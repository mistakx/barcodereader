==> flow/design.v <==
`timescale 1ns / 1ps
module MoneyToGive(clock, reset, mainState, inputMoney, valueToPay, moneyToGive);
	input clock;
	input reset;
	input [2:0] mainState;
	input [4:0] inputMoney;
	input [4:0] valueToPay;
	output [4:0] moneyToGive;
	reg [4:0] moneyToGive;
	always @ (posedge clock or posedge reset)
		begin
			if (reset) moneyToGive = 0;
			else
				begin
					if (mainState == 3'd2) moneyToGive = inputMoney;
					else if (mainState == 3'd3)
						begin
							if ( (inputMoney == valueToPay) && (inputMoney != 0) && (valueToPay != 0)) moneyToGive = 5'd31;
							else moneyToGive = inputMoney - valueToPay;
						end
				end
		end
endmodule
# Step by step through the tools: MoneyToGive
# The steps from the RTL of MoneyToGive to its reports follow in flow order.
# Lines are those of the file above, counted from 1.
# Operators: Yosys type, input widths -> output width; for muxes data width and select width s.
# Library cell names are shortened.
# A cell with - has no value.
dict set report design {
  design {MoneyToGive}
  clock {clock}
  library {sky130hd}
  corner {tt_025C_1v80}
}

# After elaboration
# Counts by Yosys on the flattened word-level netlist (proc, flatten, opt, wreduce; memories kept). Register bits leave out memories and registers merged into their read ports (data or address). Print and check cells are left out. Cells with the same type and inputs are merged into one.
dict set report op_classes {
  add_sub_neg 1
  n_eq 3
  n_mux 3
  reduce_and_logical 5
}
# operator n
set op_table {}
lappend op_table {{$mux 5} 3}
lappend op_table {{$reduce_bool 5->1} 2}
lappend op_table {{$eq 3x2->1 const B} 2}
lappend op_table {{$sub 5x5->5} 1}
lappend op_table {{$eq 5x5->1} 1}
lappend op_table {{$logic_and 1x1->1} 2}
lappend op_table {{$reduce_bool 2->1} 1}
dict set report bits {
  regBits 5
  input_bits 15
  elab_cells 13
}

# Depth
# Longest topological path by Yosys (ltp), each cell counted once; first at word level (registers and memories cut), then after technology mapping (sequential cells cut; the memories' decode and read muxes count).
dict set report logic_depth {
  ltp_word 6
  abc_area 0
  mapped_depth 8
  ltp_nobuf 8
}

# After synthesis
# Source: synth_stat.txt of the flow (Yosys; design flattened, memories mapped). It holds for the ABC_AREA given above (unset counts as 0); a run with the other value may have another netlist.
# type n area_total_um2
set by_type {}
lappend by_type {dfrtp_1 5 125.12}
lappend by_type {ha_1 4 50.048}
lappend by_type {inv_1 10 37.536}
lappend by_type {xnor2_1 3 26.275}
lappend by_type {o21ai_1 5 25.024}
lappend by_type {o22ai_1 4 25.024}
lappend by_type {o311a_4 1 21.27}
lappend by_type {fa_1 1 20.019}
lappend by_type {a21oi_1 3 15.014}
lappend by_type {nand2_1 4 15.014}
lappend by_type {nand2b_1 2 12.512}
lappend by_type {or4b_1 1 10.01}
lappend by_type {o31a_1 1 8.758}
lappend by_type {xor2_1 1 8.758}
lappend by_type {a21o_1 1 7.507}
lappend by_type {nor2_1 2 7.507}
lappend by_type {nand4_1 1 6.256}
lappend by_type {nor4_1 1 6.256}
# Other cell types: 3; their cells: 3.
dict set report mapped {
  mapped_cells 53
  mapped_area_um2 441.7
  seqArea_um2 125.1
  ff_cells 5
  n_buf 1
}

# Timing after synthesis
# OpenSTA on the mapped netlist: ideal clock, no wires. The path of least setup slack (recovery checks aside). Input and output delay are each 20% of the period. Register names are those of the netlist, which keeps one name where synthesis merged equal registers.
dict set report synth_timing {
  path_type {input -> register}
  from {input port inputMoney[0]}
  to {register moneyToGive[4]}
  period_ps 1800
  in_delay_ps 360
  setup_time_ps 77
  arrival_ps 1559
  required_ps 1723
  setup_slack_ps 165
  path_delay_ps 1276
  stages 8
  n_path_buf 0
  synth_period_reached_ps 1635
}
# "path_delay_ps" = arrival - input delay + setup time.
# "stages" counts driving pins, that of a launching flip-flop among them; a cell with two outputs on the path counts twice.
# "synth_period_reached_ps" is the clock period less the worst setup slack; recovery checks do not enter. This is arithmetic on one report: input and output delays are still those of the set period (20% each).
# Between the ends stands the longest chain of elaborated cells between them, by number of cells; it is not shown to be the way that was timed. Of several equally long chains one is given.
# Each line given opens the expression or statement behind the cell; cells for indexed reads and writes are added by Yosys, which also makes memories of some case tables.
# A register here has more assigning lines than the two given.
dict set report synth_via {
  path_cell_list {inv_1 -> ha_1 -> fa_1 -> nand2b_1 -> a21oi_1 -> xnor2_1 -> o22ai_1 -> o21ai_1}
  elab_chain_cells 6
  cone_cells 8
  cone_lines 4
}
# item line_no
set synth_lines {}
lappend synth_lines {{start: declaration} 6} ;# input [4:0] inputMoney;
lappend synth_lines {{$eq 5x5->1} 18} ;# if ( (inputMoney == valueToPay) && (inputMoney != 0) && (valueToPay != 0)) moneyToGive = 5'd31;
lappend synth_lines {{$logic_and 1x1->1 (2 in a row)} 18}
lappend synth_lines {{$mux 5} 18}
lappend synth_lines {{$mux 5} 16} ;# else if (mainState == 3'd3)
lappend synth_lines {{$mux 5} 15} ;# if (mainState == 3'd2) moneyToGive = inputMoney;
lappend synth_lines {{end: assignment} 15}
lappend synth_lines {{end: assignment} 19} ;# else moneyToGive = inputMoney - valueToPay;
lappend synth_lines {{end: declaration} 8} ;# output [4:0] moneyToGive;

FLOW RESULTS
============

Module MoneyToGive, platform sky130hd: 2 stored runs of the flow (Yosys, OpenROAD) with differing settings, in no particular order. Input and output delays are each 20% of the period that was set; the output load is 0.01 pF.

# flow run 1
==> flow/run.sh <==
#!/bin/bash
# the make line also repeats the synthesis and layout settings of config.mk as NAME=value (left out here)
make -C /OpenROAD-flow-scripts/flow DESIGN_CONFIG=/design/flow/config.mk WORK_HOME=/design/flow/orfs CLKGATE_MAP_FILE= finish
==> flow/config.mk <==
export PLATFORM = sky130hd
export DESIGN_NAME = MoneyToGive
export DESIGN_NICKNAME = MoneyToGive
export VERILOG_FILES = /design/flow/design.v
export SDC_FILE = /design/flow/constraint.sdc
export NUM_CORES = 4
export LEC_CHECK = 0
export CAP_MARGIN = 20
export CORE_MARGIN = 2
export CORE_UTILIZATION = 62
export SLEW_MARGIN = 20
==> flow/constraint.sdc <==
create_clock -name core_clock -period 1.59 [get_ports {clock}]
set_input_delay 0.3180 -clock core_clock [delete_from_list [all_inputs] [get_ports {clock}]]
set_output_delay 0.3180 -clock core_clock [all_outputs]
set_load 0.01 [all_outputs]

==> flow run 1: results <==
outcome="no final report: floorplanning broke off with PDN-0185"

# flow run 2
==> flow/run.sh <==
#!/bin/bash
# the make line also repeats the synthesis and layout settings of config.mk as NAME=value (left out here)
make -C /OpenROAD-flow-scripts/flow DESIGN_CONFIG=/design/flow/config.mk WORK_HOME=/design/flow/orfs CLKGATE_MAP_FILE= finish
==> flow/config.mk <==
export PLATFORM = sky130hd
export DESIGN_NAME = MoneyToGive
export DESIGN_NICKNAME = MoneyToGive
export VERILOG_FILES = /design/flow/design.v
export SDC_FILE = /design/flow/constraint.sdc
export NUM_CORES = 4
export LEC_CHECK = 0
export ABC_AREA = 0
export CAP_MARGIN = 20
export CELL_PAD_IN_SITES_GLOBAL_PLACEMENT = 1
export CORE_MARGIN = 2
export CORE_UTILIZATION = 52
export CTS_CLUSTER_DIAMETER = 87
export CTS_CLUSTER_SIZE = 71
export HOLD_SLACK_MARGIN = -0.04
export MAX_ROUTING_LAYER = met4
export MIN_ROUTING_LAYER = met2
export PLACE_DENSITY_LB_ADDON = 0.25
export SLEW_MARGIN = 20
==> flow/constraint.sdc <==
create_clock -name core_clock -period 1.57 [get_ports {clock}]
set_input_delay 0.3140 -clock core_clock [delete_from_list [all_inputs] [get_ports {clock}]]
set_output_delay 0.3140 -clock core_clock [all_outputs]
set_load 0.01 [all_outputs]

==> flow run 2: results <==
outcome="no final report: floorplanning broke off with PDN-0185"
